==> flow/design.v <==
module VectorProcessor(
  input         clock,
  input         reset,
  input         io_valid,
  input  [3:0]  io_op,
  input  [3:0]  io_rd,
  input  [3:0]  io_rs1,
  input  [3:0]  io_rs2,
  input  [15:0] io_mem_addr,
  input  [15:0] io_imm,
  input  [4:0]  io_vector_length,
  output        io_ready
);
  reg  r_ready_nop;  
  reg [31:0] _RAND_0;
  reg  r_ready_ldi;  
  reg [31:0] _RAND_1;
  reg [4:0] r_count;  
  reg [31:0] _RAND_2;
  reg [3:0] r_op;  
  reg [31:0] _RAND_3;
  wire  _T_2;  
  wire  _T_3;  
  wire  _T_4;  
  wire [4:0] _T_8;  
  wire  _T_9;  
  wire  _GEN_32;  
  wire  _GEN_101;  
  assign _T_2 = r_op == 4'h0;  
  assign _T_3 = r_op == 4'h5;  
  assign _T_4 = r_count < io_vector_length;  
  assign _T_8 = r_count + 5'h1;  
  assign _T_9 = r_count == io_vector_length;  
  assign _GEN_32 = _T_9 | r_ready_ldi;  
  assign _GEN_101 = _T_2 | r_ready_nop;  
  assign io_ready = r_ready_nop | r_ready_ldi;  
  always @(posedge clock) begin
    if (reset) begin
      r_ready_nop <= 1'h0;
    end else if (io_valid) begin
      r_ready_nop <= 1'h0;
    end else begin
      r_ready_nop <= _GEN_101;
    end
    if (reset) begin
      r_ready_ldi <= 1'h0;
    end else if (io_valid) begin
      r_ready_ldi <= 1'h0;
    end else if (!(_T_2)) begin
      if (_T_3) begin
        if (!(_T_4)) begin
          r_ready_ldi <= _GEN_32;
        end
      end
    end
    if (reset) begin
      r_count <= 5'h0;
    end else if (io_valid) begin
      r_count <= 5'h0;
    end else if (!(_T_2)) begin
      if (_T_3) begin
        if (_T_4) begin
          r_count <= _T_8;
        end
      end
    end
    if (reset) begin
      r_op <= 4'h0;
    end else if (io_valid) begin
      r_op <= io_op;
    end
  end
endmodule
### Step by step through the tools: VectorProcessor

The steps from the RTL of VectorProcessor to its reports follow in flow order.
Lines are those of the file above, counted from 1.
Cell names lack the library's common part.
A cell with - has no value.

| design | value |
|---|---|
| design top | VectorProcessor |
| clock | clock |
| library | sky130hd |
| timing corner | tt_025C_1v80 |

### Word level

Yosys after proc, flatten, opt, wreduce and memory -nomap, before mapping. Enables and synchronous resets that opt folds into registers are not counted as muxes. Memory bits, and registers merged into a memory's read port (data or address), are not among the register bits. Print and check cells are not counted. Equal cells are merged and count once.

| storage and ports | value |
|---|---|
| bits in latches | 0 |
| output and inout bits | 1 |
| memory bits (writable) | 0 |
| input port bits | 56 |
| clocked read ports x word width | 0 |
| bits in read-only memories | 0 |
| memory cells | 0 |
| register bits after elaboration | 11 |

| operators by class | value |
|---|---|
| multipliers | 0 |
| equality and inequality tests | 2 |
| mux-type cells | 0 |
| divide/modulo/power cells | 0 |
| $add $sub $neg | 1 |
| shifts and indexed selects | 0 |
| reduce/logical cells | 4 |
| $lt $le $gt $ge | 1 |
| bitwise logic cells | 5 |

Operator list:

| operator | number |
|---|---|
| 3-bit AND reduction | 2 |
| 5-bit by 1-bit adder with 5-bit output (second input constant) | 1 |
| 5-bit < comparator | 1 |
| 5-bit equality test | 1 |
| 4-bit by 3-bit equality test with 1-bit output (second input constant) | 1 |
| 4-bit zero test | 1 |
| 1-bit bitwise OR | 3 |
| 1-bit inverter | 2 |
| 2-bit OR reduction | 1 |

### Longest topological paths

Depth = most cells in a row (Yosys ltp): at word level without a register or memory, in the mapped netlist without a sequential cell, where the memories' decode and read muxes count.

| logic depth | value |
|---|---|
| word-level depth | 3 |
| ABC_AREA | 0 |
| depth in mapped cells | 6 |
| depth with buffers taken out | 6 |

### Synthesis result

Yosys stat after the flow's synthesis: flattened, memories mapped to cells. It holds for the ABC_AREA given above (unset counts as 0); a run with the other value may have another netlist.
Totals and module areas in this step are rounded.

| synthesis totals | value |
|---|---|
| standard cells after synthesis | 67 |
| chip area (Yosys) | 604 um2 |
| flip-flops | 11 |
| sequential part of the area | 220 um2 |

Cells by type:

| cell type | number | total area (um2) |
|---|---|---|
| dfxtp_1 | 11 | 220.211 |
| ha_1 | 6 | 75.072 |
| mux2i_1 | 4 | 40.038 |
| o21a_1 | 4 | 30.029 |
| nand3_1 | 5 | 25.024 |
| a21boi_0 | 3 | 22.522 |
| inv_1 | 5 | 18.768 |
| nor2_1 | 5 | 18.768 |
| o21ai_2 | 2 | 17.517 |
| a21oi_1 | 3 | 15.014 |
| o21ai_0 | 3 | 15.014 |
| o31ai_1 | 2 | 15.014 |
| or4_1 | 2 | 15.014 |
| and4bb_2 | 1 | 12.512 |
| nand4_1 | 2 | 12.512 |
| and4_1 | 1 | 8.758 |
| a21boi_1 | 1 | 7.507 |
| nand2_1 | 2 | 7.507 |

Other cell types: 5; their cells: 5.

### Path before layout

Path of least setup slack by OpenSTA after synthesis, without wires, with an ideal clock, recovery checks aside; 20% of the period is set as input and as output delay. Where synthesis merged equal registers, the netlist keeps one of their names.

| path post-synthesis | value |
|---|---|
| kind | in2reg |
| start | input port io_vector_length[4] |
| end | register r_count[3] |
| buffers on the path | 0 |
| data required time | 2.524 ns |
| launch time at the first pin | 0.520 ns |
| setup time | 0.076 ns |
| period | 2.6 ns |
| external input delay | 0.520 ns |
| arrival | 1.783 ns |
| path slack | 0.741 ns |
| stages on the path | 6 |
| delay of the path | 1.339 ns |
| synthesis period reached | 1.859 ns |

"delay of the path" = arrival - input delay + setup time.
"stages on the path" counts driving pins, that of a launching flip-flop among them; a cell with two outputs on the path counts twice.
"synthesis period reached" is the clock period less the worst setup slack; recovery checks do not enter. This is arithmetic on one report: input and output delays are still those of the set period (20% each).
The rows between start and end are the longest chain of elaborated cells between them; the timing report does not say that the signal goes this way. Where chains are equally long, one stands for them.
Each line given opens the expression or statement behind the cell; cells for indexed reads and writes are added by Yosys, which also makes memories of some case tables.
At most two assigning lines are given for a register; there are more.

| on the way, post-synthesis | value |
|---|---|
| path through | inv_1 > ha_1 > a21oi_1 > o21ai_2 > or4_1 > a21boi_0 |
| cells in the longest elaborated chain | 2 |
| elaborated cells on any way between the ends | 2 |
| RTL lines with such cells | 1 |

Ends and longest elaborated chain, post-synthesis:

| element | RTL line | RTL |
|---|---|---|
| start, declared | 11 | `input  [4:0]  io_vector_length,` |
| 5-bit < comparator | 31 | `assign _T_4 = r_count < io_vector_length;` |
| 3-bit AND reduction | - |  |
| end, assigned | 57 | `r_count <= 5'h0;` |
| end, assigned | 63 | `r_count <= _T_8;` |
| end, declared | 18 | `reg [4:0] r_count;` |

### Timing after layout

Path of least setup slack in the final report of record 1 (OpenROAD, finished layout, wires in). Where an end is a register, its clock arrival counts in the times.

| path after layout | value |
|---|---|
| kind | reg2reg |
| start | register r_count[2] |
| end | register r_count[4] |
| period | 1.53 ns |
| launch time at the first pin | 0.27 ns |
| stages on the path | 6 |
| path slack | 0.01 ns |
| arrival | 1.73 ns |
| buffers on the path | 0 |
| setup time | 0.07 ns |
| data required time | 1.73 ns |

The rows between start and end are the longest chain of elaborated cells between them; the timing report does not say that the signal goes this way. Where chains are equally long, one stands for them.
At most two assigning lines are given for a register; there are more.

| on the way, after layout | value |
|---|---|
| path through | dfxtp_2 > ha_4 > nand4_1 > o21ai_2 > or4_1 > a21boi_1 |
| cells in the longest elaborated chain | 2 |
| elaborated cells on any way between the ends | 3 |
| RTL lines with such cells | 2 |

Ends and longest elaborated chain, after layout:

| element | RTL line | RTL |
|---|---|---|
| start, declared | 18 | `reg [4:0] r_count;` |
| start, assigned | 57 | `r_count <= 5'h0;` |
| start, assigned | 63 | `r_count <= _T_8;` |
| 5-bit < comparator | 31 | `assign _T_4 = r_count < io_vector_length;` |
| 3-bit AND reduction | - |  |
| end, assigned | 57 |  |
| end, assigned | 63 |  |
| end, declared | 18 |  |

--- measured runs ---
2 stored runs of VectorProcessor in the flow (synthesis by Yosys, layout by OpenROAD, sky130hd cells), in arbitrary order. Constraints: input delay and output delay 20% of the set period each, output load 0.01 pF.
"reached clock period": clock period set for the run, less the worst setup slack. It is reckoned from that one timing run; input and output delays stay at 20% of the period that was set.
Results are given in rounded form.
Settings: n/a = not set for that run.
Among the results, n/a means that no value is shown for the run.

| item | record 1 | record 2 |
|---|---|---|
| period_ns | 1.53 | 1.46 |
| CAP_MARGIN | 20 | 20 |
| CORE_MARGIN | 2 | 2 |
| CORE_UTILIZATION | 40 | 61 |
| SLEW_MARGIN | 20 | 25 |
| PLACE_DENSITY_LB_ADDON | n/a | 0.14 |
| CELL_PAD_IN_SITES_GLOBAL_PLACEMENT | n/a | 2 |
| CELL_PAD_IN_SITES_DETAIL_PLACEMENT | n/a | 0 |
| TNS_END_PERCENT | n/a | 85 |
| ABC_AREA | n/a | 1 |
| GPL_TIMING_DRIVEN | n/a | 0 |
| GPL_ROUTABILITY_DRIVEN | n/a | 0 |
| CTS_CLUSTER_DIAMETER | n/a | 162 |
| setup slack of the worst path (ns) | 0.006 | n/a |
| overall die area (um2) | 1840 | n/a |
| synthesis area (um2) | 604 | n/a |
| reached clock period (ns) | 1.524 | n/a |
| final utilization (%) | 64.5 | n/a |

Record 2: no results, placement failed with FLW-0024
--- end ---
